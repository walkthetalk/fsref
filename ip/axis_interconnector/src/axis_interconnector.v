==> flow/design.v <==
`timescale 1 ns / 1 ps
module axis_interconnector #
(
	parameter integer C_PIXEL_WIDTH	 = 8,
	parameter integer C_S_STREAM_NUM = 8,
	parameter integer C_M_STREAM_NUM = 8,
	parameter integer C_ONE2MANY     = 0
)
(
	input wire clk,
	input wire resetn,
	input  wire                        s0_axis_tvalid,
	input  wire [C_PIXEL_WIDTH-1:0]    s0_axis_tdata,
	input  wire                        s0_axis_tuser,
	input  wire                        s0_axis_tlast,
	output wire                        s0_axis_tready,
	input  wire [C_M_STREAM_NUM-1:0]   s0_dst_bmp,
	output wire                        m0_axis_tvalid,
	output wire [C_PIXEL_WIDTH-1:0]    m0_axis_tdata,
	output wire                        m0_axis_tuser,
	output wire                        m0_axis_tlast,
	input  wire                        m0_axis_tready,
	input  wire                        s1_axis_tvalid,
	input  wire [C_PIXEL_WIDTH-1:0]    s1_axis_tdata,
	input  wire                        s1_axis_tuser,
	input  wire                        s1_axis_tlast,
	output wire                        s1_axis_tready,
	input  wire [C_M_STREAM_NUM-1:0]   s1_dst_bmp,
	output wire                        m1_axis_tvalid,
	output wire [C_PIXEL_WIDTH-1:0]    m1_axis_tdata,
	output wire                        m1_axis_tuser,
	output wire                        m1_axis_tlast,
	input  wire                        m1_axis_tready,
	input  wire                        s2_axis_tvalid,
	input  wire [C_PIXEL_WIDTH-1:0]    s2_axis_tdata,
	input  wire                        s2_axis_tuser,
	input  wire                        s2_axis_tlast,
	output wire                        s2_axis_tready,
	input  wire [C_M_STREAM_NUM-1:0]   s2_dst_bmp,
	output wire                        m2_axis_tvalid,
	output wire [C_PIXEL_WIDTH-1:0]    m2_axis_tdata,
	output wire                        m2_axis_tuser,
	output wire                        m2_axis_tlast,
	input  wire                        m2_axis_tready,
	input  wire                        s3_axis_tvalid,
	input  wire [C_PIXEL_WIDTH-1:0]    s3_axis_tdata,
	input  wire                        s3_axis_tuser,
	input  wire                        s3_axis_tlast,
	output wire                        s3_axis_tready,
	input  wire [C_M_STREAM_NUM-1:0]   s3_dst_bmp,
	output wire                        m3_axis_tvalid,
	output wire [C_PIXEL_WIDTH-1:0]    m3_axis_tdata,
	output wire                        m3_axis_tuser,
	output wire                        m3_axis_tlast,
	input  wire                        m3_axis_tready,
	input  wire                        s4_axis_tvalid,
	input  wire [C_PIXEL_WIDTH-1:0]    s4_axis_tdata,
	input  wire                        s4_axis_tuser,
	input  wire                        s4_axis_tlast,
	output wire                        s4_axis_tready,
	input  wire [C_M_STREAM_NUM-1:0]   s4_dst_bmp,
	output wire                        m4_axis_tvalid,
	output wire [C_PIXEL_WIDTH-1:0]    m4_axis_tdata,
	output wire                        m4_axis_tuser,
	output wire                        m4_axis_tlast,
	input  wire                        m4_axis_tready,
	input  wire                        s5_axis_tvalid,
	input  wire [C_PIXEL_WIDTH-1:0]    s5_axis_tdata,
	input  wire                        s5_axis_tuser,
	input  wire                        s5_axis_tlast,
	output wire                        s5_axis_tready,
	input  wire [C_M_STREAM_NUM-1:0]   s5_dst_bmp,
	output wire                        m5_axis_tvalid,
	output wire [C_PIXEL_WIDTH-1:0]    m5_axis_tdata,
	output wire                        m5_axis_tuser,
	output wire                        m5_axis_tlast,
	input  wire                        m5_axis_tready,
	input  wire                        s6_axis_tvalid,
	input  wire [C_PIXEL_WIDTH-1:0]    s6_axis_tdata,
	input  wire                        s6_axis_tuser,
	input  wire                        s6_axis_tlast,
	output wire                        s6_axis_tready,
	input  wire [C_M_STREAM_NUM-1:0]   s6_dst_bmp,
	output wire                        m6_axis_tvalid,
	output wire [C_PIXEL_WIDTH-1:0]    m6_axis_tdata,
	output wire                        m6_axis_tuser,
	output wire                        m6_axis_tlast,
	input  wire                        m6_axis_tready,
	input  wire                        s7_axis_tvalid,
	input  wire [C_PIXEL_WIDTH-1:0]    s7_axis_tdata,
	input  wire                        s7_axis_tuser,
	input  wire                        s7_axis_tlast,
	output wire                        s7_axis_tready,
	input  wire [C_M_STREAM_NUM-1:0]   s7_dst_bmp,
	output wire                        m7_axis_tvalid,
	output wire [C_PIXEL_WIDTH-1:0]    m7_axis_tdata,
	output wire                        m7_axis_tuser,
	output wire                        m7_axis_tlast,
	input  wire                        m7_axis_tready
);
	localparam integer C_MAX_STREAM_NUM = 8;
	generate
		genvar i;
		genvar j;
	endgenerate
	wire                        s_tvalid [C_MAX_STREAM_NUM-1:0];
	wire [C_PIXEL_WIDTH-1:0]    s_tdata  [C_MAX_STREAM_NUM-1:0];
	wire                        s_tuser  [C_MAX_STREAM_NUM-1:0];
	wire                        s_tlast  [C_MAX_STREAM_NUM-1:0];
	wire                        s_tready [C_MAX_STREAM_NUM-1:0];
	wire [C_M_STREAM_NUM-1:0]   s_dst_bmp[C_MAX_STREAM_NUM-1:0];
	wire                        m_tvalid [C_MAX_STREAM_NUM-1:0];
	wire [C_PIXEL_WIDTH-1:0]    m_tdata  [C_MAX_STREAM_NUM-1:0];
	wire                        m_tuser  [C_MAX_STREAM_NUM-1:0];
	wire                        m_tlast  [C_MAX_STREAM_NUM-1:0];
	wire                        m_tready [C_MAX_STREAM_NUM-1:0];
	assign s_tvalid[0]        = s0_axis_tvalid; 
	assign s_tdata[0]         = s0_axis_tdata; 
	assign s_tuser[0]         = s0_axis_tuser; 
	assign s_tlast[0]         = s0_axis_tlast; 
	assign s0_axis_tready = s_tready[0]; 
	assign s_dst_bmp[0]       = s0_dst_bmp; 
	assign m0_axis_tvalid = m_tvalid[0]; 
	assign m0_axis_tdata  = m_tdata[0] ; 
	assign m0_axis_tuser  = m_tuser[0] ; 
	assign m0_axis_tlast  = m_tlast[0] ; 
	assign m_tready[0]        = m0_axis_tready;
	assign s_tvalid[1]        = s1_axis_tvalid; 
	assign s_tdata[1]         = s1_axis_tdata; 
	assign s_tuser[1]         = s1_axis_tuser; 
	assign s_tlast[1]         = s1_axis_tlast; 
	assign s1_axis_tready = s_tready[1]; 
	assign s_dst_bmp[1]       = s1_dst_bmp; 
	assign m1_axis_tvalid = m_tvalid[1]; 
	assign m1_axis_tdata  = m_tdata[1] ; 
	assign m1_axis_tuser  = m_tuser[1] ; 
	assign m1_axis_tlast  = m_tlast[1] ; 
	assign m_tready[1]        = m1_axis_tready;
	assign s_tvalid[2]        = s2_axis_tvalid; 
	assign s_tdata[2]         = s2_axis_tdata; 
	assign s_tuser[2]         = s2_axis_tuser; 
	assign s_tlast[2]         = s2_axis_tlast; 
	assign s2_axis_tready = s_tready[2]; 
	assign s_dst_bmp[2]       = s2_dst_bmp; 
	assign m2_axis_tvalid = m_tvalid[2]; 
	assign m2_axis_tdata  = m_tdata[2] ; 
	assign m2_axis_tuser  = m_tuser[2] ; 
	assign m2_axis_tlast  = m_tlast[2] ; 
	assign m_tready[2]        = m2_axis_tready;
	assign s_tvalid[3]        = s3_axis_tvalid; 
	assign s_tdata[3]         = s3_axis_tdata; 
	assign s_tuser[3]         = s3_axis_tuser; 
	assign s_tlast[3]         = s3_axis_tlast; 
	assign s3_axis_tready = s_tready[3]; 
	assign s_dst_bmp[3]       = s3_dst_bmp; 
	assign m3_axis_tvalid = m_tvalid[3]; 
	assign m3_axis_tdata  = m_tdata[3] ; 
	assign m3_axis_tuser  = m_tuser[3] ; 
	assign m3_axis_tlast  = m_tlast[3] ; 
	assign m_tready[3]        = m3_axis_tready;
	assign s_tvalid[4]        = s4_axis_tvalid; 
	assign s_tdata[4]         = s4_axis_tdata; 
	assign s_tuser[4]         = s4_axis_tuser; 
	assign s_tlast[4]         = s4_axis_tlast; 
	assign s4_axis_tready = s_tready[4]; 
	assign s_dst_bmp[4]       = s4_dst_bmp; 
	assign m4_axis_tvalid = m_tvalid[4]; 
	assign m4_axis_tdata  = m_tdata[4] ; 
	assign m4_axis_tuser  = m_tuser[4] ; 
	assign m4_axis_tlast  = m_tlast[4] ; 
	assign m_tready[4]        = m4_axis_tready;
	assign s_tvalid[5]        = s5_axis_tvalid; 
	assign s_tdata[5]         = s5_axis_tdata; 
	assign s_tuser[5]         = s5_axis_tuser; 
	assign s_tlast[5]         = s5_axis_tlast; 
	assign s5_axis_tready = s_tready[5]; 
	assign s_dst_bmp[5]       = s5_dst_bmp; 
	assign m5_axis_tvalid = m_tvalid[5]; 
	assign m5_axis_tdata  = m_tdata[5] ; 
	assign m5_axis_tuser  = m_tuser[5] ; 
	assign m5_axis_tlast  = m_tlast[5] ; 
	assign m_tready[5]        = m5_axis_tready;
	assign s_tvalid[6]        = s6_axis_tvalid; 
	assign s_tdata[6]         = s6_axis_tdata; 
	assign s_tuser[6]         = s6_axis_tuser; 
	assign s_tlast[6]         = s6_axis_tlast; 
	assign s6_axis_tready = s_tready[6]; 
	assign s_dst_bmp[6]       = s6_dst_bmp; 
	assign m6_axis_tvalid = m_tvalid[6]; 
	assign m6_axis_tdata  = m_tdata[6] ; 
	assign m6_axis_tuser  = m_tuser[6] ; 
	assign m6_axis_tlast  = m_tlast[6] ; 
	assign m_tready[6]        = m6_axis_tready;
	assign s_tvalid[7]        = s7_axis_tvalid; 
	assign s_tdata[7]         = s7_axis_tdata; 
	assign s_tuser[7]         = s7_axis_tuser; 
	assign s_tlast[7]         = s7_axis_tlast; 
	assign s7_axis_tready = s_tready[7]; 
	assign s_dst_bmp[7]       = s7_dst_bmp; 
	assign m7_axis_tvalid = m_tvalid[7]; 
	assign m7_axis_tdata  = m_tdata[7] ; 
	assign m7_axis_tuser  = m_tuser[7] ; 
	assign m7_axis_tlast  = m_tlast[7] ; 
	assign m_tready[7]        = m7_axis_tready;
	wire [C_S_STREAM_NUM-1:0]  sc_tvalid                   ;
	wire [C_S_STREAM_NUM-1:0]  sc_tdata [C_PIXEL_WIDTH-1:0];
	wire [C_S_STREAM_NUM-1:0]  sc_tuser                    ;
	wire [C_S_STREAM_NUM-1:0]  sc_tlast                    ;
	wire [C_S_STREAM_NUM-1:0]  sc_tready                   ;
	reg                        m_valid[C_M_STREAM_NUM-1:0];
	reg [C_PIXEL_WIDTH-1:0]    m_data [C_M_STREAM_NUM-1:0];
	reg                        m_user [C_M_STREAM_NUM-1:0];
	reg                        m_last [C_M_STREAM_NUM-1:0];
	wire [C_M_STREAM_NUM-1:0]  m_4s_ready;
	wire [C_M_STREAM_NUM-1:0]  s_2m_valid;
	wire [C_M_STREAM_NUM-1:0]  s_2m_next;
	wire [C_S_STREAM_NUM-1:0]  m_src_bmp[C_M_STREAM_NUM-1:0];
	generate
		for (i = 0; i < C_S_STREAM_NUM; i = i+1) begin: single_stream_convert
			assign sc_tvalid[i] = s_tvalid[i];
			assign sc_tuser [i] = s_tuser [i];
			assign sc_tlast [i] = s_tlast [i];
			assign s_tready[i]  = sc_tready[i];
			for (j = 0; j < C_PIXEL_WIDTH; j = j + 1) begin: single_stream_bit_convert
				assign sc_tdata [j][i] = s_tdata [i][j];
			end
			if (C_ONE2MANY)
				assign sc_tready[i]   = ((m_4s_ready & s_dst_bmp[i]) == s_dst_bmp[i]);
			else
				assign sc_tready[i]   = ((m_4s_ready & s_dst_bmp[i]) != 0);
		end
		for (i = C_S_STREAM_NUM; i < C_MAX_STREAM_NUM; i = i+1) begin: disabled_s_stream
			assign s_tready[i] = 0;
		end
	endgenerate
	generate
		for (i = 0; i < C_M_STREAM_NUM; i = i+1) begin: single_out
			for (j = 0; j < C_S_STREAM_NUM; j = j+1) begin: single_in_bmp
				assign m_src_bmp[i][j] = s_dst_bmp[j][i];
			end
			assign m_4s_ready[i]   = (~m_tvalid[i] | m_tready[i]);
			assign m_tvalid[i] = m_valid[i];
			assign m_tdata [i] = m_data[i];
			assign m_tuser [i] = m_user[i];
			assign m_tlast [i] = m_last[i];
			assign s_2m_valid[i] = ((sc_tvalid & m_src_bmp[i]) != 0);
			if (C_ONE2MANY) begin
				assign s_2m_next[i]  = (s_2m_valid[i] && ((sc_tready & m_src_bmp[i]) != 0));
				always @ (posedge clk) begin
					if (resetn == 1'b0)
						m_valid[i] <= 0;
					else if (s_2m_next[i])
						m_valid[i] <= 1;
					else if (m_tready[i])
						m_valid[i] <= 0;
				end
			end
			else begin
				assign s_2m_next[i]  = (s_2m_valid[i] && m_4s_ready[i]);
				always @ (posedge clk) begin
					if (resetn == 1'b0)
						m_valid[i] <= 0;
					else if (s_2m_valid[i])
						m_valid[i] <= 1;
					else if (m_tready[i])
						m_valid[i] <= 0;
				end
			end
			always @ (posedge clk) begin
				if (resetn == 1'b0) begin
					m_user[i] <= 0;
					m_last[i] <= 0;
				end
				else if (s_2m_next[i]) begin
					m_user[i] <= ((sc_tuser & m_src_bmp[i]) != 0);
					m_last[i] <= ((sc_tlast & m_src_bmp[i]) != 0);
				end
			end
			for (j = 0; j < C_PIXEL_WIDTH; j=j+1) begin: single_bit_assign
				always @ (posedge clk) begin
					if (resetn == 1'b0) begin
						m_data[i][j] <= 0;
					end
					else if (s_2m_next[i]) begin
						m_data[i][j] <= ((sc_tdata[j] & m_src_bmp[i]) != 0);
					end
				end
			end
		end
		for (i = C_M_STREAM_NUM; i < C_MAX_STREAM_NUM; i = i+1) begin: disabled_m_stream
			assign m_tvalid[i] = 0;
			assign m_tdata [i] = 0;
			assign m_tuser [i] = 0;
			assign m_tlast [i] = 0;
		end
	endgenerate
endmodule
## From RTL to reports: axis_interconnector

The steps from the RTL of axis_interconnector to its reports follow in flow order.
Lines are those of the file above, counted from 1.
Library cell names are shortened.
The mark - stands for no value.

| set-up | value |
|---|---|
| top module | axis_interconnector |
| clock port | clk |
| cell library | sky130hd |
| library corner | tt_025C_1v80 |

## Word level

Counts by Yosys on the flattened word-level netlist (proc, flatten, opt, wreduce). Print and check cells are left out. Cells with the same type and inputs are merged into one.

| cells by class | value |
|---|---|
| reductions and logical operators | 112 |
| bitwise logic cells | 112 |
| multiplexer cells | 16 |

Operators by type and width:

| operator | number |
|---|---|
| 32-bit nonzero test | 96 |
| 8-bit bitwise AND | 96 |
| 2-bit nonzero test | 8 |
| 1-bit two-way mux | 16 |
| 1-bit OR | 8 |
| 1-bit logical AND | 8 |
| 1-bit NOT | 8 |

| word-level totals | value |
|---|---|
| output and inout bits | 96 |
| register bits | 88 |
| elaborated cells | 328 |
| input bits | 162 |

## Depth

Yosys ltp: most cells in a row. Word level: on the elaborated netlist, between registers, memories and ports. Mapped: between sequential cells and ports; inverters and the memories' decode and read muxes count.

| depth | value |
|---|---|
| word-level depth | 4 |
| ABC_AREA | 0 |
| depth in mapped cells | 6 |
| mapped depth without buffers | 4 |

## Netlist

The flow's flattened synthesis, as Yosys stat reports it; memories are mapped. The netlist is that of the ABC_AREA named above (0 if unset); the other value can give another one.
Totals and module areas in this step are rounded.

Cell types:

| cell | number | area in all (um^2) |
|---|---|---|
| a22oi_1 | 241 | 1.81E+03 |
| dfxtp_1 | 88 | 1761.69 |
| o211a_1 | 70 | 700.672 |
| a221oi_1 | 71 | 621.846 |
| a22o_1 | 69 | 604.33 |
| nand4_1 | 91 | 569.296 |
| clkbuf_1 | 94 | 352.838 |
| buf_4 | 25 | 187.68 |
| buf_2 | 28 | 140.134 |
| clkbuf_8 | 10 | 137.632 |
| mux2i_1 | 10 | 100.096 |
| nand2_1 | 22 | 82.579 |
| clkbuf_2 | 15 | 75.072 |
| buf_6 | 6 | 67.565 |
| a41oi_1 | 6 | 52.55 |
| o21a_1 | 7 | 52.55 |
| nand2b_1 | 8 | 50.048 |
| nand4_2 | 3 | 37.536 |

Not listed: further types 14, cells in them 23.

| synthesis totals | value |
|---|---|
| mapped flip-flops | 88 |
| mapped area | 7600 um^2 |
| mapped cells | 887 |
| buffer cells | 186 |
| sequential area | 1800 um^2 |

## Timing after synthesis

Source: OpenSTA report_checks on the synthesized netlist (no wires, ideal clock, input and output delay 20% of the period each), path of least setup slack; recovery checks are left aside. Register names are those of the netlist, which keeps one name where synthesis merged equal registers.

| timing after synthesis | value |
|---|---|
| path type | input-to-output |
| start point | in m0_axis_tready |
| end point | out s5_axis_tready |
| data required time | 2616 ps |
| stages on the path | 5 |
| path buffers | 1 |
| input delay | 654 ps |
| data arrival time | 1512 ps |
| time at the first pin | 654 ps |
| output delay | 654 ps |
| path slack | 1104 ps |
| path delay | 858 ps |
| period | 3270 ps |
| synthesis period reached | 2166 ps |

"path delay" = arrival - input delay + setup time.
A path that ends at an output port has no setup time.
"stages on the path": output pins that drive a net of the path, with the launching flip-flop's if there is one; two outputs of one cell count as two.
"synthesis period reached" is the clock period less the worst setup slack; recovery checks do not enter. This is arithmetic on one report: input and output delays are still those of the set period (20% each).
The rows between start and end are the longest chain of elaborated cells between them; the timing report does not say that the signal goes this way. Where chains are equally long, one stands for them.
Each line given opens the expression or statement behind the cell; cells for indexed reads and writes are added by Yosys, which also makes memories of some case tables.

| on the way, after synthesis | value |
|---|---|
| cells stage by stage | nand2b_1 clkbuf_1 a22o_1 a221oi_1 nand3_1 |
| length of the longest elaborated chain | 3 |
| elaborated cells between the ends (all ways) | 3 |
| source lines of those cells | 2 |
| classes of those cells | 2 x logic; 1 x reduce/logical |

RTL lines, path after synthesis:

| item | line | source |
|---|---|---|
| start, declared | 22 | `input wire m0_axis_tready,` |
| 1-bit OR | 241 | `assign m_4s_ready[i] = (~m_tvalid[i] \| m_tready[i]);` |
| 8-bit bitwise AND | 230 | `assign sc_tready[i] = ((m_4s_ready & s_dst_bmp[i]) != 0);` |
| 32-bit nonzero test | 230 |  |
| end, declared | 71 | `output wire s5_axis_tready,` |

## Worst path after layout

From the final timing report of job 1: the path of least setup slack in the routed layout; clock arrival at registers is part of the times.
The report prints the path's times to 10 ps; the period is as set.

| timing post-layout | value |
|---|---|
| path type | input-to-reg |
| start point | in s2_dst_bmp[0] |
| end point | reg m_data[0][5] |
| path buffers | 3 |
| input delay | 410 ps |
| path slack | -80 ps |
| stages on the path | 7 |
| data arrival time | 2400 ps |
| period | 2070 ps |
| time at the first pin | 410 ps |
| library setup time | 100 ps |
| data required time | 2320 ps |

The rows between start and end are the longest chain of elaborated cells between them; the timing report does not say that the signal goes this way. Where chains are equally long, one stands for them.

| on the way, post-layout | value |
|---|---|
| cells stage by stage | clkdlybuf4s50_1 buf_4 a22oi_1 a41oi_2 nand4_1 buf_4 o211a_1 |
| length of the longest elaborated chain | 3 |
| elaborated cells between the ends (all ways) | 5 |
| source lines of those cells | 3 |
| classes of those cells | 2 x logic; 3 x reduce/logical |

RTL lines, path post-layout:

| item | line | source |
|---|---|---|
| start, declared | 39 | `input wire [C_M_STREAM_NUM-1:0] s2_dst_bmp,` |
| 8-bit bitwise AND | 246 | `assign s_2m_valid[i] = ((sc_tvalid & m_src_bmp[i]) != 0);` |
| 32-bit nonzero test | 246 |  |
| 1-bit logical AND | 259 | `assign s_2m_next[i] = (s_2m_valid[i] && m_4s_ready[i]);` |
| end, assigned | 282 | `m_data[i][j] <= 0;` |
| end, assigned | 285 | `m_data[i][j] <= ((sc_tdata[j] & m_src_bmp[i]) != 0);` |
| end, declared | 211 | `reg [C_PIXEL_WIDTH-1:0] m_data [C_M_STREAM_NUM-1:0];` |

--- measured runs ---
Measured data: module axis_interconnector, platform sky130hd, 2 stored runs of the flow under differing settings, order arbitrary. Input and output delays are each 20% of the period that was set; the output load is 0.01 pF.
"achieved clock period" = clock period - worst setup slack. The figure is calculated, with input and output delays left at 20% of the set period.
"allowed time less slack (worst setup path)" = time allowed to the worst setup path (clock period - input delay - output delay, where it has them) - its slack; a late launch clock adds to it, a late capture clock takes from it.
"power": no workload was simulated; the value follows from the tool's default switching activity.
"allowed time less slack (worst setup path)" is given in steps of 10 ps.
The results are shown rounded.
Settings: -- = not set for that run.

| stored run | period_ns | CORE_UTILIZATION | PLACE_DENSITY_LB_ADDON | CORE_ASPECT_RATIO | CORE_MARGIN | TNS_END_PERCENT | CAP_MARGIN | SLEW_MARGIN | ABC_AREA | GPL_TIMING_DRIVEN | CTS_CLUSTER_SIZE | CTS_CLUSTER_DIAMETER | MAX_ROUTING_LAYER | synthesis area (um^2) | die area (um^2) | std-cell area (final layout) (um^2) | post-layout utilization (%) | worst slack on setup checks (ps) | total negative setup slack (ps) | worst-case hold slack (ps) | power (µW) | achieved clock period (ps) | allowed time less slack (worst setup path) (ps) | class of the worst setup path |
|---|---|---|---|---|---|---|---|---|---|---|---|---|---|---|---|---|---|---|---|---|---|---|---|---|
| job 1 | 2.07 | 44 | 0.21 | 0.68 | 6 | 5 | 10 | 20 | -- | -- | -- | -- | -- | 7600 | 21000 | 12000 | 70 | -82 | -120 | 470 | 6900 | 2152 | 1740 | input-to-reg |
| job 2 | 2.06 | 45 | -- | -- | 2 | -- | 30 | 20 | 1 | 1 | 93 | 266 | met5 | 9500 | 22000 | 14000 | 68 | -8 | -8 | 520 | 7000 | 2068 | 1660 | reg-to-output |
--- end ---
