==> flow/design.v <==
`timescale 1 ns / 1 ps
module axis_blender #
(
	parameter integer C_CHN_WIDTH		=  8,
	parameter integer C_S0_CHN_NUM		=  1,
	parameter integer C_S1_CHN_NUM		=  3,
	parameter integer C_ALPHA_WIDTH		=  8,
	parameter integer C_FIXED_ALPHA         =  0,
	parameter integer C_S1_ENABLE           =  0,
	parameter integer C_IN_NEED_WIDTH	=  8,
	parameter integer C_OUT_NEED_WIDTH	=  7,	 
	parameter integer C_M_WIDTH		= 24,	 
	parameter integer C_TEST		= 0
)
(
	input wire clk,
	input wire resetn,
	input  wire                                    s0_axis_tvalid,
	input  wire [C_CHN_WIDTH * C_S0_CHN_NUM - 1:0] s0_axis_tdata,
	input  wire [C_IN_NEED_WIDTH:0]                s0_axis_tuser,
	input  wire                                    s0_axis_tlast,
	output wire                                    s0_axis_tready,
	input  wire                                    s1_enable,
	input  wire                                    s1_axis_tvalid,
	input  wire [C_CHN_WIDTH * C_S1_CHN_NUM + C_ALPHA_WIDTH - 1:0] s1_axis_tdata,
	input  wire                                    s1_axis_tuser,
	input  wire                                    s1_axis_tlast,
	output wire                                    s1_axis_tready,
	output wire                                    m_axis_tvalid,
	output wire [C_M_WIDTH-1:0]                    m_axis_tdata,
	output wire [C_OUT_NEED_WIDTH:0]               m_axis_tuser,
	output wire                                    m_axis_tlast,
	input  wire                                    m_axis_tready
);
	localparam integer C_S0_WIDTH = C_CHN_WIDTH * C_S0_CHN_NUM;
	localparam integer C_S1_WIDTH = C_CHN_WIDTH * C_S1_CHN_NUM;
	localparam integer C_M_CHN_NUM = (C_S0_CHN_NUM > C_S1_CHN_NUM ? C_S0_CHN_NUM : C_S1_CHN_NUM);
	wire out_ready;
	assign out_ready = (~m_axis_tvalid || m_axis_tready);
	wire needs1;
	wire input_valid;
generate
	wire original_needs1;
	if (C_IN_NEED_WIDTH > 0)
		assign original_needs1 = s0_axis_tuser[1];
	else
		assign original_needs1 = 1'b1;
	if (C_S1_ENABLE)
		assign needs1 = s1_enable & original_needs1;
	else
		assign needs1 = original_needs1;
endgenerate
	assign input_valid = (s0_axis_tvalid && (~needs1 || s1_axis_tvalid));
	assign s0_axis_tready = (out_ready && input_valid);
	assign s1_axis_tready = (out_ready && (s0_axis_tvalid && s1_axis_tvalid && needs1));
generate
	genvar i;
if (C_ALPHA_WIDTH == 0) begin: without_alpha
	reg                                    mr_axis_tvalid;
	reg [C_M_WIDTH-1:0]                    mr_axis_tdata ;
	reg [C_OUT_NEED_WIDTH:0]               mr_axis_tuser ;
	reg                                    mr_axis_tlast ;
	assign m_axis_tvalid = mr_axis_tvalid;
	assign m_axis_tdata  = mr_axis_tdata ;
	assign m_axis_tuser  = mr_axis_tuser ;
	assign m_axis_tlast  = mr_axis_tlast ;
	wire [C_M_WIDTH-1:0] s0_tdata;
	for (i = 0; i < C_M_WIDTH / C_S0_WIDTH; i = i+1) begin
		assign s0_tdata[C_S0_WIDTH * (i+1) - 1 : C_S0_WIDTH * i] = s0_axis_tdata;
	end
	wire [C_M_WIDTH-1:0] s1_tdata;
	for (i = 0; i < C_M_WIDTH / C_S1_WIDTH; i = i+1) begin
		assign s1_tdata[C_S1_WIDTH * (i+1) - 1 : C_S1_WIDTH * i] = s1_axis_tdata;
	end
	always @ (posedge clk) begin
		if (resetn == 1'b0) begin
			mr_axis_tvalid   <= 0;
			mr_axis_tdata    <= 0;
			mr_axis_tuser[0] <= 0;
			mr_axis_tlast    <= 0;
		end
		else if (out_ready) begin
			mr_axis_tvalid <= input_valid;
			mr_axis_tdata <= (needs1 ? s1_tdata : s0_tdata);
			mr_axis_tuser[0] <= s0_axis_tuser[0];
			mr_axis_tlast <= s0_axis_tlast;
		end
	end
	if (C_IN_NEED_WIDTH > 1) begin
		always @ (posedge clk) begin
			if (resetn == 1'b0)
				mr_axis_tuser[C_IN_NEED_WIDTH-1:1] <= 0;
			else if (out_ready)
				mr_axis_tuser[C_IN_NEED_WIDTH-1:1] <= s0_axis_tuser[C_IN_NEED_WIDTH:2];
		end
	end
end
else begin: with_alpha
	localparam integer C_DELAY = 3;
	reg                                    mr_axis_tvalid[C_DELAY-1:0];
	reg [C_OUT_NEED_WIDTH:0]               mr_axis_tuser [C_DELAY-1:0];
	reg                                    mr_axis_tlast [C_DELAY-1:0];
	assign m_axis_tvalid = mr_axis_tvalid[C_DELAY-1];
	assign m_axis_tuser  = mr_axis_tuser [C_DELAY-1];
	assign m_axis_tlast  = mr_axis_tlast [C_DELAY-1];
	for (i = 1; i < C_DELAY; i = i+1) begin: single_delay
		always @ (posedge clk) begin
			if (resetn == 1'b0) begin
				mr_axis_tvalid[i] <= 0;
				mr_axis_tlast [i] <= 0;
				mr_axis_tuser [i] <= 0;
			end
			else if (out_ready) begin
				mr_axis_tvalid[i] <= mr_axis_tvalid[i-1];
				mr_axis_tlast [i] <= mr_axis_tlast [i-1];
				mr_axis_tuser [i] <= mr_axis_tuser [i-1];
			end
		end
	end
	always @ (posedge clk) begin
		if (resetn == 1'b0) begin
			mr_axis_tvalid[0] <= 0;
			mr_axis_tlast [0] <= 0;
			mr_axis_tuser [0][0] <= 0;
		end
		else if (out_ready) begin
			mr_axis_tvalid[0] <= input_valid;
			mr_axis_tlast [0] <= s0_axis_tlast;
			mr_axis_tuser [0][0] <= s0_axis_tuser[0];
		end
	end
	if (C_IN_NEED_WIDTH > 1) begin
		always @ (posedge clk) begin
			if (resetn == 1'b0)
				mr_axis_tuser[0][C_IN_NEED_WIDTH-1:1] <= 0;
			else if (out_ready)
				mr_axis_tuser[0][C_IN_NEED_WIDTH-1:1] = s0_axis_tuser[C_IN_NEED_WIDTH:2];
		end
	end
	wire [C_CHN_WIDTH-1:0]     s0_pure_data[C_S0_CHN_NUM-1:0];
	wire [C_CHN_WIDTH-1:0]     s1_pure_data[C_S1_CHN_NUM-1:0];
	wire [C_ALPHA_WIDTH-1:0]   alpha_data;
	if (C_FIXED_ALPHA != 0) begin
		assign alpha_data    = C_FIXED_ALPHA;
	end
	else begin
		assign alpha_data    = s1_axis_tdata[C_S1_WIDTH + C_ALPHA_WIDTH - 1 : C_S1_WIDTH];
	end
	wire [C_ALPHA_WIDTH:0]   alpha_fixed;
	assign alpha_fixed = (alpha_data[C_ALPHA_WIDTH-1]) ? (alpha_data + 1) : alpha_data;
	reg[C_CHN_WIDTH-1:0]                   s0_data_d0     [C_S0_CHN_NUM-1:0];
	reg[C_ALPHA_WIDTH:0]                   nalpha_d0;
	reg[C_CHN_WIDTH + C_ALPHA_WIDTH -1:0]  s1_mul_alpha_d0[C_S1_CHN_NUM-1:0];
	always @ (posedge clk) begin
		if (out_ready) begin
			if (needs1)
				nalpha_d0       <= {1'b1, {C_ALPHA_WIDTH{1'b0}}} - alpha_fixed;
			else
				nalpha_d0       <= {1'b1, {C_ALPHA_WIDTH{1'b0}}};
		end
	end
	reg[C_CHN_WIDTH + C_ALPHA_WIDTH - 1:0]  s0_mul_alpha_d1[C_S0_CHN_NUM-1:0];
	reg[C_CHN_WIDTH + C_ALPHA_WIDTH - 1:0]  s1_mul_alpha_d1[C_S1_CHN_NUM-1:0];
	for (i = 0; i < C_S0_CHN_NUM; i = i+1) begin
		assign s0_pure_data[i] = s0_axis_tdata[C_CHN_WIDTH*(i+1)-1:C_CHN_WIDTH*i];
		always @ (posedge clk) begin
			if (out_ready)
				s0_data_d0[i] <= s0_pure_data[i];
		end
		always @ (posedge clk) begin
			if (out_ready)
				s0_mul_alpha_d1[i] <= s0_data_d0[i] * nalpha_d0;
		end
	end
	for (i = 0; i < C_S1_CHN_NUM; i = i+1) begin
		assign s1_pure_data[i] = s1_axis_tdata[C_CHN_WIDTH*(i+1)-1:C_CHN_WIDTH*i];
		always @ (posedge clk) begin
			if (out_ready) begin
				if (needs1)
					s1_mul_alpha_d0[i] <= s1_pure_data[i] * alpha_fixed;
				else
					s1_mul_alpha_d0[i] <= 0;
			end
		end
		always @ (posedge clk) begin
			if (out_ready)
				s1_mul_alpha_d1[i] <= s1_mul_alpha_d0[i];
		end
	end
	wire [C_CHN_WIDTH + C_ALPHA_WIDTH-1:0] s0_mul_alpha_d1_regen[C_M_CHN_NUM-1:0];
	wire [C_CHN_WIDTH + C_ALPHA_WIDTH-1:0] s1_mul_alpha_d1_regen[C_M_CHN_NUM-1:0];
	reg [C_CHN_WIDTH-1:0]  mr_axis_tdata[C_M_CHN_NUM-1:0];
	for (i = 0; i < C_M_CHN_NUM; i = i+1) begin
		assign s0_mul_alpha_d1_regen[i] = s0_mul_alpha_d1[C_M_CHN_NUM == C_S0_CHN_NUM ? i : 0];
		assign s1_mul_alpha_d1_regen[i] = s1_mul_alpha_d1[C_M_CHN_NUM == C_S1_CHN_NUM ? i : 0];
		always @ (posedge clk) begin
			if (out_ready)
				mr_axis_tdata[i] <= ((s0_mul_alpha_d1_regen[i] + s1_mul_alpha_d1_regen[i]) >> C_ALPHA_WIDTH);
		end
		assign m_axis_tdata[C_CHN_WIDTH*(i+1)-1:C_CHN_WIDTH*i] = mr_axis_tdata[i];
	end
end
endgenerate
generate
if (C_TEST) begin
	wire      valid[2:0];
	wire      ready[2:0];
	wire      tlast[2:0];
	wire      tuser[2:0];
	assign valid[0] = s0_axis_tvalid;
	assign ready[0] = s0_axis_tready;
	assign tuser[0] = s0_axis_tuser;
	assign tlast[0] = s0_axis_tlast;
	assign valid[1] = s1_axis_tvalid;
	assign ready[1] = s1_axis_tready;
	assign tuser[1] = s1_axis_tuser;
	assign tlast[1] = s1_axis_tlast;
	assign valid[2] = m_axis_tvalid;
	assign ready[2] = m_axis_tready;
	assign tuser[2] = m_axis_tuser;
	assign tlast[2] = m_axis_tlast;
	reg[15:0] ridx[2:0];
	reg[15:0] cidx[2:0];
	for (i = 0; i < 3; i = i+1) begin: single_cnt
		always @ (posedge clk) begin
			if (resetn == 1'b0) begin
				ridx[i] <= 0;
				cidx[i] <= 0;
			end
			else if (valid[i] && ready[i]) begin
				if (tuser[i]) begin
					ridx[i] <= 0;
					cidx[i] <= 1;
				end
				else if (tlast[i]) begin
					ridx[i] <= ridx[i] + 1;
					cidx[i] <= 0;
				end
				else begin
					cidx[i] <= cidx[i] + 1;
					ridx[i] <= ridx[i];
				end
			end
		end
	end
end
endgenerate
endmodule
# Reports on axis_blender
# Tool output for the design above, in the order of the flow.
# Lines are those of the file above, counted from 1.
# Operators carry their Yosys type and port widths (W data, S select, Z words).
# Cell names lack the library's common part.
# The mark n/a stands for no value.
# design
design,axis_blender
clock_port,clk
cell_library,sky130hd
corner,tt_025C_1v80

# After elaboration
# Yosys after proc, flatten, opt, wreduce and memory -nomap, before mapping. Enables and synchronous resets that opt folds into registers are not counted as muxes. Print and check cells are not counted. Equal cells are merged and count once.
# word_totals
ff_bits,183
word_cells,41
# classes
n_addsub,5
mul,4
mux,1
logic,2
reduce_and_logical,7
# op_table
cell,n
$mul A8 B9 Y16,4
$add A16 B16 Y16,3
$add A8 B1 Y9 const B,1
$sub A9 B9 Y9 const A,1
$mux W9,1
$logic_and A1 B1 Y1,5
$logic_or A1 B1 Y1,2
$not A1 Y1,2

# Depth
# Yosys ltp: most cells in a row. Word level: on the elaborated netlist, between registers, memories and ports. Mapped: between sequential cells and ports; inverters and the memories' decode and read muxes count.
# depth
word_depth,4
abc_area,0
depth_mapped,22
mapped_depth_nobuf,21

# Mapped cells and area
# Source: synth_stat.txt of the flow (Yosys; design flattened, memories mapped). It holds for the ABC_AREA given above (unset counts as 0); a run with the other value may have another netlist.
# mapped
cells,1608
yosys_area_mm2,0.0165709
ff_cells,183
n_buf,42
# by_type
cell_type,n,type_area_um2
edfxtp_1,153,4.59E+03
fa_1,164,3.28E+03
ha_1,184,2.3E+03
and2_1,157,982.192
inv_1,243,912.125
dfxtp_1,30,600.576
nand2_1,156,585.562
xnor2_1,49,429.162
nor2b_1,55,344.08
a21oi_1,48,240.23
xor2_1,25,218.96
a21boi_0,29,217.709
nor2_1,54,202.694
nor3_1,39,195.187
and3_1,30,187.68
a21o_1,24,180.173
clkbuf_1,39,146.39
o21a_1,14,105.101
# Other cell types: 37; their cells: 115.

# Worst setup path after synthesis
# Path of least setup slack by OpenSTA after synthesis, without wires, with an ideal clock, recovery checks aside; 20% of the period is set as input and as output delay. Where synthesis merged equal registers, the netlist keeps one of their names.
# synth_path
kind,input -> register
start,in m_axis_tready
end,reg with_alpha.mr_axis_tdata[0][0]
period_ns,8.68
setup_ns,0.578
t_first_pin_ns,1.736
t_arrival_ns,6.210
t_required_ns,8.102
slack_ns,1.891
delay_ns,5.052
driving_pins,3
n_path_buf,1
period_less_setup_slack_ns,6.789
# "delay_ns" is the arrival time less input delay plus setup time.
# "driving_pins": output pins that drive a net of the path, with the launching flip-flop's if there is one; two outputs of one cell count as two.
# "period_less_setup_slack_ns" is the clock period less the worst setup slack; recovery checks do not enter. This is arithmetic on one report: input and output delays are still those of the set period (20% each).
# Between the ends stands the longest chain of elaborated cells between them, by number of cells; it is not shown to be the way that was timed. Of several equally long chains one is given.
# Each line given opens the expression or statement behind the cell; cells for indexed reads and writes are added by Yosys, which also makes memories of some case tables.
# synth_between
path_cell_list,nor2b_1 -> inv_1 -> clkbuf_1
elab_chain_cells,1
cone_cells,1
cone_lines,1
# synth_lines
element,line,text
from (decl),33,input wire m_axis_tready
$logic_or A1 B1 Y1,39,assign out_ready = (~m_axis_tvalid || m_axis_tready);
to (assign),198,mr_axis_tdata[i] <= ((s0_mul_alpha_d1_regen[i] + s1_mul_alpha_d1_regen[i]) >> C_ALPHA_WIDTH);
to (decl),192,reg [C_CHN_WIDTH-1:0] mr_axis_tdata[C_M_CHN_NUM-1:0];

# Timing after layout
# From the final timing report of record 2: the path of least setup slack in the routed layout; clock arrival at registers is part of the times.
# layout_path
kind,input -> register
start,in s1_axis_tdata[27]
end,reg with_alpha.s1_mul_alpha_d0[2][15]
period_ns,7.64
setup_ns,0.26
t_first_pin_ns,1.53
t_arrival_ns,5.87
t_required_ns,7.81
slack_ns,1.94
driving_pins,20
n_path_buf,4
# Between the ends stands the longest chain of elaborated cells between them, by number of cells; it is not shown to be the way that was timed. Of several equally long chains one is given.
# layout_between
path_cell_list,buf_4 -> and3_1 -> nand4_1 -> xor2_4 -> buf_12 -> buf_6 -> buf_4 -> nor2b_4 -> fa_1 -> fa_1 -> fa_1 -> inv_1 -> fa_2 -> inv_1 -> ha_4 -> and3_1 -> a21oi_2 -> a211oi_2 -> o21ai_0 -> nor3b_2
elab_chain_cells,3
cone_cells,3
cone_lines,2
# layout_lines
element,line,text
from (decl),25,"input wire [C_CHN_WIDTH * C_S1_CHN_NUM + C_ALPHA_WIDTH - 1:0] s1_axis_tdata,"
$add A8 B1 Y9,150,assign alpha_fixed = (alpha_data[C_ALPHA_WIDTH-1]) ? (alpha_data + 1) : alpha_data;
$mux W9,150,
$mul A8 B9 Y16,180,s1_mul_alpha_d0[i] <= s1_pure_data[i] * alpha_fixed;
to (assign),180,
to (assign),182,s1_mul_alpha_d0[i] <= 0;
to (decl),153,reg[C_CHN_WIDTH + C_ALPHA_WIDTH -1:0] s1_mul_alpha_d0[C_S1_CHN_NUM-1:0];

Wiki page: axis_blender / flow data

Module axis_blender, platform sky130hd: 2 stored runs of the flow (Yosys, OpenROAD) with differing settings, in no particular order. Input and output delays are each 20% of the period that was set; the output load is 0.01 pF.
"clock_period_reached_ns": clock period set for the run, less the worst setup slack. It is reckoned from that one timing run; input and output delays stay at 20% of the period that was set.
"worst_path_allowed_less_slack_ns" = time allowed to the worst setup path (clock period - input delay - output delay, where it has them) - its slack; a late launch clock adds to it, a late capture clock takes from it.
By "final_power_mw" is meant OpenSTA's value without simulated activity: inputs other than the clock are taken to toggle once in ten clock periods, and the tool carries that through the logic.

Record 1, flow files:
==> flow/run.sh <==
#!/bin/bash
# the make line also repeats the synthesis and layout settings of config.mk as NAME=value (left out here)
make -C /OpenROAD-flow-scripts/flow DESIGN_CONFIG=/design/flow/config.mk WORK_HOME=/design/flow/orfs CLKGATE_MAP_FILE= finish
==> flow/config.mk <==
export PLATFORM = sky130hd
export DESIGN_NAME = axis_blender
export DESIGN_NICKNAME = axis_blender
export VERILOG_FILES = /design/flow/design.v
export SDC_FILE = /design/flow/constraint.sdc
export NUM_CORES = 4
export LEC_CHECK = 0
export CAP_MARGIN = 20
export CELL_PAD_IN_SITES_GLOBAL_PLACEMENT = 2
export CORE_MARGIN = 2
export CORE_UTILIZATION = 61
export CTS_CLUSTER_DIAMETER = 26
export GPL_ROUTABILITY_DRIVEN = 1
export MAX_ROUTING_LAYER = met4
export MIN_ROUTING_LAYER = met1
export PLACE_DENSITY_LB_ADDON = 0.12
export SLEW_MARGIN = 20
export TNS_END_PERCENT = 95
==> flow/constraint.sdc <==
create_clock -name core_clock -period 7.65 [get_ports {clk}]
set_input_delay 1.5300 -clock core_clock [delete_from_list [all_inputs] [get_ports {clk}]]
set_output_delay 1.5300 -clock core_clock [all_outputs]
set_load 0.01 [all_outputs]

Record 1: did not finish, placement stopped with FLW-0024

Record 2, flow files:
==> flow/run.sh <==
#!/bin/bash
# the make line also repeats the synthesis and layout settings of config.mk as NAME=value (left out here)
make -C /OpenROAD-flow-scripts/flow DESIGN_CONFIG=/design/flow/config.mk WORK_HOME=/design/flow/orfs CLKGATE_MAP_FILE= finish
==> flow/config.mk <==
export PLATFORM = sky130hd
export DESIGN_NAME = axis_blender
export DESIGN_NICKNAME = axis_blender
export VERILOG_FILES = /design/flow/design.v
export SDC_FILE = /design/flow/constraint.sdc
export NUM_CORES = 4
export LEC_CHECK = 0
export ABC_AREA = 0
export CAP_MARGIN = 20
export CORE_MARGIN = 2
export CORE_UTILIZATION = 38
export GPL_TIMING_DRIVEN = 1
export MIN_ROUTING_LAYER = met1
export PLACE_DENSITY_LB_ADDON = 0.23
export SETUP_SLACK_MARGIN = 1.81
export SLEW_MARGIN = 15
export TNS_END_PERCENT = 60
==> flow/constraint.sdc <==
create_clock -name core_clock -period 7.64 [get_ports {clk}]
set_input_delay 1.5280 -clock core_clock [delete_from_list [all_inputs] [get_ports {clk}]]
set_output_delay 1.5280 -clock core_clock [all_outputs]
set_load 0.01 [all_outputs]

==> results of record 2, as CSV <==
result,value
layout_stdcell_area_mm2,0.0194824
ys_area_mm2,0.0165709
worst_path_allowed_less_slack_ns,4.17
critical_path_kind,"input -> register"
holdWs_ns,0.418
total_die_area_mm2,0.0452945
final_setup_tns_ns,0.000
final_power_mw,5.717
clock_period_reached_ns,5.699
timing.setup.ws_ns,1.941
post_route_util_pct,45.2
